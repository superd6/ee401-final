==> flow/design.v <==
module Branch_Predictor #(
    parameter INDEX_BITS = 4
)(
    input        clk,
    input        rst,
    input  [31:0] PCF,
    output        predict_takenF,
    output [31:0] predict_targetF,
    input         branchE,         
    input         actual_takenE,   
    input  [31:0] PCE,             
    input  [31:0] actual_targetE   
);
    localparam BHT_SIZE = 1 << INDEX_BITS;
    reg         bht [0:BHT_SIZE-1];    
    reg [31:0]  btb [0:BHT_SIZE-1];    
    wire [INDEX_BITS-1:0] idxF = PCF[INDEX_BITS+1:2];
    wire [INDEX_BITS-1:0] idxE = PCE[INDEX_BITS+1:2];
    integer i;
    initial begin
        for (i = 0; i < BHT_SIZE; i = i + 1) begin
            bht[i] = 1'b0;            
            btb[i] = 32'b0;
        end
    end
    assign predict_takenF  = bht[idxF];
    assign predict_targetF = btb[idxF];
    always @(posedge clk or negedge rst) begin
        if (!rst) begin
            for (i = 0; i < BHT_SIZE; i = i + 1) begin
                bht[i] <= 1'b0;
                btb[i] <= 32'b0;
            end
        end else if (branchE) begin
            bht[idxE] <= actual_takenE;
            if (actual_takenE)
                btb[idxE] <= actual_targetE;
        end
    end
endmodule
======== Step by step through the tools: Branch_Predictor ========
What the tools print for Branch_Predictor, step after step.
Line numbers count from 1 in the design file above.
Library cell names are shortened.
A cell with - has no value.
inputs
  top ..................................... Branch_Predictor
  clock input ............................. clk
  standard-cell library ................... sky130hd
  library corner .......................... tt_025C_1v80

======== Word-level counts ========
Counts by Yosys on the flattened word-level netlist (proc, flatten, opt, wreduce). Print and check cells are left out. Cells with the same type and inputs are merged into one.
word-level totals
  bits in registers ....................... 528
  bits of input ports ..................... 100
  output and inout port bits .............. 33
operators by class
  eq/ne operators ......................... 30
  muxes and demuxes ....................... 2
  reduce/logical cells .................... 34
operators by type and width
  cell                                                            number
  32-bit parallel mux with 16-bit select                          1
  4-bit equality test with constant B                             16
  3-bit AND reduction                                             16
  2-bit AND reduction                                             16
  4-bit by 3-bit equality test with 1-bit output with constant B  8
  4-bit by 2-bit equality test with 1-bit output with constant B  4
  1-bit parallel mux with 16-bit select                           1
  4-bit by 1-bit equality test with 1-bit output with constant B  2
  4-bit zero test                                                 2

======== Depth ========
Depth = most cells in a row (Yosys ltp): at word level without a register or memory, in the mapped netlist without a sequential cell, where the memories' decode and read muxes count.
depth
  word-level depth ........................ 2
  ABC_AREA ................................ 0
  depth in mapped cells ................... 8

======== After synthesis ========
Source: synth_stat.txt of the flow (Yosys; design flattened, memories mapped). It holds for the ABC_AREA given above (unset counts as 0); a run with the other value may have another netlist.
Totals and module areas in this step are rounded.
cells by type
  type      number  total area (µm²)
  dfrtp_1   528     1.32E+04
  mux2_2    490     5.52E+03
  a22o_1    162     1.42E+03
  a222oi_1  46      460.442
  mux2_1    35      394.128
  a22oi_1   48      360.346
  buf_2     55      275.264
  clkbuf_1  63      236.477
  buf_4     30      225.216
  nand2b_1  30      187.68
  buf_6     16      180.173
  a31oi_1   28      175.168
  nor2_1    39      146.39
  a32oi_1   13      113.859
  nand2_1   29      108.854
  nand3_1   21      105.101
  mux2i_1   9       90.086
  o32a_1    8       80.077
Other cell types: 40; their cells: 119.
mapped netlist
  cell count .............................. 1,769
  mapped area ............................. 24,200 µm²
  sequential part of the area ............. 13,200 µm²
  flip-flop cells ......................... 528
  buffers ................................. 168

======== Worst setup path after synthesis ========
Path of least setup slack by OpenSTA after synthesis, without wires, with an ideal clock, recovery checks aside; 20% of the period is set as input and as output delay. Where synthesis merged equal registers, the netlist keeps one of their names.
timing path post-synthesis
  path type ............................... input to output
  from .................................... in PCF[3]
  to ...................................... out (no name shown)
  clock period ............................ 2.9 ns
  external output delay ................... 0.580 ns
  arrival ................................. 1.855 ns
  data required time ...................... 2.320 ns
  path slack .............................. 0.465 ns
  path delay .............................. 1.275 ns
  driving pins on the path ................ 6
  path buffers ............................ 2
  synthesis period reached ................ 2.435 ns
"path delay" is the arrival time less input delay plus setup time.
At an output port there is no setup time.
"driving pins on the path" counts driving pins, that of a launching flip-flop among them; a cell with two outputs on the path counts twice.
"synthesis period reached" is the clock period less the worst setup slack; recovery checks do not enter. This is arithmetic on one report: input and output delays are still those of the set period (20% each).
The rows between start and end are the longest chain of elaborated cells between them; the timing report does not say that the signal goes this way. Where chains are equally long, one stands for them.
A line is the first line of the expression or statement that the cell stems from. Yosys adds cells for indexed reads and writes and turns some case tables into memories.
on the way, post-synthesis
  cells stage by stage .................... buf_4 buf_4 nand2b_1 mux4_2 a2bb2oi_1 a31oi_1
  length of the longest elaborated chain .. 2
  elaborated cells on any way between the ends .. 17
  classes of those cells .................. eq/ne (15); mux (1); reduce/logical (1)
RTL lines, path post-synthesis
  what                                    line  source
  from (decl)                             6     input  [31:0] PCF,
  4-bit equality test                     27
  32-bit parallel mux with 16-bit select  27
  to (decl)                               8

======== Timing after layout ========
From the final timing report of run A: the path of least setup slack in the routed layout; clock arrival at registers is part of the times.
timing path after layout
  path type ............................... input to output
  from .................................... in PCF[2]
  to ...................................... out (no name shown)
  clock period ............................ 2.77 ns
  external output delay ................... 0.55 ns
  arrival ................................. 2.36 ns
  data required time ...................... 2.22 ns
  path slack .............................. -0.15 ns
  driving pins on the path ................ 9
  path buffers ............................ 5
The rows between start and end are the longest chain of elaborated cells between them; the timing report does not say that the signal goes this way. Where chains are equally long, one stands for them.
on the way, after layout
  cells stage by stage .................... buf_12 buf_6 nor2b_4 buf_12 buf_12 a22o_1 a222oi_1 a31oi_4 buf_2
  length of the longest elaborated chain .. 2
  elaborated cells on any way between the ends .. 17
  classes of those cells .................. eq/ne (15); mux (1); reduce/logical (1)
RTL lines, path after layout
  what                                    line  source
  from (decl)                             6     input  [31:0] PCF,
  4-bit equality test                     27
  32-bit parallel mux with 16-bit select  27
  to (decl)                               8

==> runs of Branch_Predictor <==
Settings and measured results of 2 stored flow runs for module Branch_Predictor (sky130hd), not sorted in any way. The constraints put input and output delay at 20% of the set period each and load the outputs with 0.01 pF.
"achieved clock period": clock period set for the run, less the worst setup slack. It is reckoned from that one timing run; input and output delays stay at 20% of the period that was set.
"allowed time less slack (worst setup path)": the worst setup path's part of the clock period (all of it between registers, 20% less for each end at a port) less its slack. A launch clock that arrives late makes it longer, a capture clock that arrives late makes it shorter.
"overall power" rests on the timing tool's default activity at the inputs, not on a simulated workload.
The measured numbers are rounded.

======== run A ========
==> flow/run.sh <==
#!/bin/bash
# the make line also repeats the synthesis and layout settings of config.mk as NAME=value (left out here)
make -C /OpenROAD-flow-scripts/flow DESIGN_CONFIG=/design/flow/config.mk WORK_HOME=/design/flow/orfs CLKGATE_MAP_FILE= finish
==> flow/config.mk <==
export PLATFORM = sky130hd
export DESIGN_NAME = Branch_Predictor
export DESIGN_NICKNAME = Branch_Predictor
export VERILOG_FILES = /design/flow/design.v
export SDC_FILE = /design/flow/constraint.sdc
export NUM_CORES = 4
export LEC_CHECK = 0
export CAP_MARGIN = 30
export CORE_MARGIN = 4
export CORE_UTILIZATION = 57
export CTS_CLUSTER_DIAMETER = 143
export GPL_ROUTABILITY_DRIVEN = 1
export MIN_ROUTING_LAYER = met2
export PLACE_DENSITY_LB_ADDON = 0.24
export SETUP_SLACK_MARGIN = 0.05
export SLEW_MARGIN = 0
export TNS_END_PERCENT = 60
==> flow/constraint.sdc <==
create_clock -name core_clock -period 2.77 [get_ports {clk}]
set_input_delay 0.5540 -clock core_clock [delete_from_list [all_inputs] [get_ports {clk}]]
set_output_delay 0.5540 -clock core_clock [all_outputs]
set_load 0.01 [all_outputs]

-------- measured, run A --------
  mapped cell area after synthesis ........ 24,200 µm²
  total die area .......................... 45,800 µm²
  standard-cell area after routing ........ 29,500 µm²
  utilization after routing ............... 0.704
  setup slack of the critical path ........ -0.147 ns
  total negative slack .................... -0.172 ns
  worst-case hold slack ................... 0.482 ns
  overall power ........................... 0.0217 W
  achieved clock period ................... 2.917 ns
  allowed time less slack (worst setup path) .. 1.81 ns
  critical path type ...................... input to output

======== run B ========
==> flow/run.sh <==
#!/bin/bash
# the make line also repeats the synthesis and layout settings of config.mk as NAME=value (left out here)
make -C /OpenROAD-flow-scripts/flow DESIGN_CONFIG=/design/flow/config.mk WORK_HOME=/design/flow/orfs CLKGATE_MAP_FILE= finish
==> flow/config.mk <==
export PLATFORM = sky130hd
export DESIGN_NAME = Branch_Predictor
export DESIGN_NICKNAME = Branch_Predictor
export VERILOG_FILES = /design/flow/design.v
export SDC_FILE = /design/flow/constraint.sdc
export NUM_CORES = 4
export LEC_CHECK = 0
export CAP_MARGIN = 20
export CORE_ASPECT_RATIO = 1.44
export CORE_MARGIN = 2
export CORE_UTILIZATION = 40
export CTS_CLUSTER_DIAMETER = 366
export GPL_ROUTABILITY_DRIVEN = 1
export MAX_ROUTING_LAYER = met5
export PLACE_DENSITY_LB_ADDON = 0.03
export SETUP_SLACK_MARGIN = -0.01
export SLEW_MARGIN = 20
==> flow/constraint.sdc <==
create_clock -name core_clock -period 2.73 [get_ports {clk}]
set_input_delay 0.5460 -clock core_clock [delete_from_list [all_inputs] [get_ports {clk}]]
set_output_delay 0.5460 -clock core_clock [all_outputs]
set_load 0.01 [all_outputs]

-------- measured, run B --------
  mapped cell area after synthesis ........ 24,200 µm²
  total die area .......................... 62,400 µm²
  standard-cell area after routing ........ 30,200 µm²
  utilization after routing ............... 0.503
  setup slack of the critical path ........ -0.130 ns
  total negative slack .................... -0.495 ns
  worst-case hold slack ................... 0.476 ns
  overall power ........................... 0.0216 W
  achieved clock period ................... 2.860 ns
  allowed time less slack (worst setup path) .. 1.77 ns
  critical path type ...................... input to output
